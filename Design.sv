==> flow/design.v <==
module FIFO (input clk,rst, wr,rd, input [7:0] din,
             output reg [7:0] dout, output empty, full);
  reg [3:0] wptr, rptr;
  reg [4:0] cnt = 0;
  reg [7:0] mem [15:0];
  always @(posedge clk)
  begin
      if(rst == 1'b1)
        begin
          wptr <= 0;
          rptr <= 0;
          cnt <= 0;
        end
  else if(wr && !full)
    begin
      mem[wptr] <= din;
      wptr <= wptr + 1;
      cnt <= cnt + 1;
    end
  else if(rd && !empty)
    begin
      dout <= mem[rptr];
      rptr <= rptr + 1;
      cnt  <= cnt - 1;
    end
  end
  assign empty = (cnt == 0) ? 1'b1 : 1'b0;
  assign full = (cnt == 16) ? 1'b1 : 1'b0;
endmodule
interface fifo_if;
  logic clk,rst, wr,rd;
  logic [7:0] din;
  logic [7:0] dout;
  logic full,empty;
endinterface
From RTL to reports: FIFO. The steps from the RTL of FIFO to its reports follow in flow order. Line numbers count from 1 in the design file above. Cell names lack the library's common part. A cell with - has no value.

Design top: FIFO. Clock: clk. Cell library: sky130hd. Library corner: tt_025C_1v80.

Word level. Source: Yosys, flattened and elaborated, memories not mapped. Widths are those after wreduce. Registers that Yosys merges into a memory's read port (data or address) are not register bits. Print and check cells do not count. Equal cells are merged and count once. Yosys's memory passes give these memory sizes; they may raise the number of words (mostly to a power of two), join words into wider ones and drop unused or constant bits.

The entry for $add $sub $neg reads 4. The figure for equality and inequality tests is 1. For multiplexer cells the number is 10. Bitwise logic cells: 2. The entry for reductions and logical operators reads 8.

Operators by type and width (count): 8-bit 2-to-1 mux (2); 5-bit 2-to-1 mux (2); 4-bit by 1-bit adder with 4-bit output (second input constant) (2); 4-bit 2-to-1 mux (2); 5-bit by 1-bit adder with 5-bit output (second input constant) (1); 5-bit by 1-bit subtractor with 5-bit output (second input constant) (1); 5-bit equality test (second input constant) (1); 5-bit logical NOT (1); 1-bit 2-to-1 mux (4); 3-bit AND reduction (1); 1-bit logical AND (2); 1-bit NOT (2); 1-bit logical NOT (2); 2-bit AND reduction (1); 2-bit nonzero test (1).

Register bits: 13. Under bits in writable memories stands 128. The figure for clocked read ports x word width is 8. The figure for memories is 1. For input bits the number is 12. For output and inout bits the number is 10.

Memory list: mem (depth 16, bits a word 8, read ports 1, write ports 1, line 5) `reg [7:0] mem [15:0];`.

Depth. Longest topological path by Yosys (ltp), each cell counted once; first at word level (registers and memories cut), then after technology mapping (sequential cells cut; the memories' decode and read muxes count).

The figure for depth after elaboration is 6. For ABC_AREA the number is 0. The figure for gate-level depth with buffers is 9. Gate-level depth less buffers: 8.

Netlist. Source: synth_stat.txt of the flow (Yosys; design flattened, memories mapped). It holds for the ABC_AREA given above (unset counts as 0); a run with the other value may have another netlist. The area totals of this step are shown rounded.

Under cell count stands 359. For cell area after synthesis the number is 6058 um2. Under flip-flop cells stands 149. The figure for buffer cells is 18.

Cells by type: edfxtp_1 (count 136, area in all 4.08E+03 um2); mux4_2 (count 16, area in all 360.346 um2); mux2i_1 (count 33, area in all 330.317 um2); dfxtp_1 (count 13, area in all 260.25 um2); a221oi_1 (count 16, area in all 140.134 um2); ha_1 (count 8, area in all 100.096 um2); nor2_1 (count 26, area in all 97.594 um2); o21ai_0 (count 14, area in all 70.067 um2); a22oi_1 (count 8, area in all 60.058 um2); nand2_1 (count 15, area in all 56.304 um2); a21oi_1 (count 9, area in all 45.043 um2); buf_2 (count 9, area in all 45.043 um2); clkbuf_1 (count 9, area in all 33.782 um2); inv_1 (count 8, area in all 30.029 um2); o41ai_4 (count 1, area in all 27.526 um2); xnor2_1 (count 3, area in all 26.275 um2); xor2_1 (count 3, area in all 26.275 um2); o211ai_2 (count 2, area in all 25.024 um2).

Not listed: further types 21, cells in them 30.

Timing after synthesis. Source: OpenSTA report_checks on the synthesized netlist (no wires, ideal clock, input and output delay 20% of the period each), path of least setup slack; recovery checks are left aside. Register names are those of the netlist, which keeps one name where synthesis merged equal registers.

Path kind: in2reg. From: input wr. To: register cnt[4]. Under period stands 3.61 ns. Under input delay stands 0.722 ns. For setup time the number is 0.086 ns. For time at the first pin the number is 0.722 ns. The entry for arrival reads 2.891 ns. The figure for required time is 3.524 ns. Setup slack: 0.633 ns. The entry for delay of the path reads 2.255 ns. For stages on the path the number is 9. The figure for path buffers is 1. For synthesis period reached the number is 2.977 ns.

"delay of the path" = arrival - input delay + setup time. "stages on the path" counts driving pins, that of a launching flip-flop among them; a cell with two outputs on the path counts twice. "synthesis period reached" = period - worst setup slack (recovery checks aside). The figure is calculated, with input and output delays left at 20% of the set period. The rows between start and end are the longest chain of elaborated cells between them; the timing report does not say that the signal goes this way. Where chains are equally long, one stands for them. Each line given opens the expression or statement behind the cell; cells for indexed reads and writes are added by Yosys, which also makes memories of some case tables. A register here has more assigning lines than the two given.

Cells stage by stage: clkbuf_1 > inv_1 > a21oi_1 > inv_1 > fa_1 > a21o_1 > a2111o_1 > o211a_1 > a211oi_1. The figure for cells in the longest elaborated chain is 2.

Ends and longest elaborated chain, after synthesis: start, declared (line 1) `module FIFO (input clk,rst, wr,rd, input [7:0] din,`; 1-bit logical AND (line 14) `else if(wr && !full)`; 5-bit 2-to-1 mux (line 14); end, assigned (line 18) `cnt <= cnt + 1;`; end, assigned (line 24) `cnt  <= cnt - 1;`; end, declared (line 4) `reg [4:0] cnt = 0;`.

Path in the finished layout. From the final timing report of stored run 1: the path of least setup slack in the routed layout; clock arrival at registers is part of the times.

Path kind: in2reg. From: input wr. To: register cnt[4]. Under period stands 5.34 ns. Under input delay stands 1.07 ns. For setup time the number is 0.08 ns. For time at the first pin the number is 1.07 ns. The entry for arrival reads 3.96 ns. The figure for required time is 5.67 ns. Setup slack: 1.71 ns. For stages on the path the number is 9. The figure for path buffers is 1.

The rows between start and end are the longest chain of elaborated cells between them; the timing report does not say that the signal goes this way. Where chains are equally long, one stands for them. A register here has more assigning lines than the two given.

Cells stage by stage: clkdlybuf4s50_1 > inv_1 > a21oi_1 > inv_1 > fa_1 > a21o_1 > a2111o_1 > o211a_1 > a211oi_1. The figure for cells in the longest elaborated chain is 2.

Ends and longest elaborated chain, after layout: start, declared (line 1) `module FIFO (input clk,rst, wr,rd, input [7:0] din,`; 1-bit logical AND (line 14) `else if(wr && !full)`; 5-bit 2-to-1 mux (line 14); end, assigned (line 18) `cnt <= cnt + 1;`; end, assigned (line 24) `cnt  <= cnt - 1;`; end, declared (line 4) `reg [4:0] cnt = 0;`.

Appendix: measured runs

Measured data: module FIFO, platform sky130hd, 2 stored runs of the flow under differing settings, order arbitrary. Input and output delays are each 20% of the period that was set; the output load is 0.01 pF. "period reached" means the clock period less the worst setup slack. The figure is calculated, with input and output delays left at 20% of the set period. "time on the worst setup path" means the part of the period allowed to the worst setup path (the constraints hold back 20% at inputs and 20% at outputs) less its slack; where the path has registers, the arrival times of their clocks count too. By "power consumption" is meant OpenSTA's value without simulated activity: inputs other than the clock are taken to toggle once in ten clock periods, and the tool carries that through the logic. Measured values are rounded.

Stored run 1 has these settings: period_ns 5.34; CORE_UTILIZATION 15; SETUP_SLACK_MARGIN 0.59; CORE_ASPECT_RATIO 1.28; CORE_MARGIN 8; CELL_PAD_IN_SITES_DETAIL_PLACEMENT 0; TNS_END_PERCENT 40; ABC_AREA 0; GPL_ROUTABILITY_DRIVEN 1; CTS_CLUSTER_SIZE 27; CTS_CLUSTER_DIAMETER 54; CAP_MARGIN 20; SLEW_MARGIN 20. The post-route setup TNS reads 0.000 ns. The area of the die comes to 47,120 um2. The utilization after routing reads 0.185. The synthesis area comes to 6,058 um2. The time on the worst setup path comes to 2.56 ns. Worst setup path type: in2reg. The lowest setup slack stands at 1.710 ns. For the power consumption the run shows 3.135 mW. The measured worst-case hold slack is 0.576 ns. The measured period reached is 3.630 ns.

Stored run 2 has these settings: period_ns 5.31; CORE_UTILIZATION 48; SETUP_SLACK_MARGIN 0.85; PLACE_DENSITY 0.74; CORE_ASPECT_RATIO 0.55; CELL_PAD_IN_SITES_DETAIL_PLACEMENT 2; TNS_END_PERCENT 45; ABC_AREA 0; GPL_TIMING_DRIVEN 0; CTS_CLUSTER_SIZE 35; CTS_CLUSTER_DIAMETER 42; CAP_MARGIN 20; CORE_MARGIN 2; SLEW_MARGIN 20. The lowest setup slack stands at 1.529 ns. The measured period reached is 3.781 ns. The time on the worst setup path comes to 2.72 ns. Worst setup path type: in2reg. The utilization after routing reads 0.568. The area of the die comes to 13,580 um2. The post-route setup TNS reads 0.000 ns. The measured worst-case hold slack is 0.634 ns. For the power consumption the run shows 3.366 mW. The synthesis area comes to 6,058 um2.
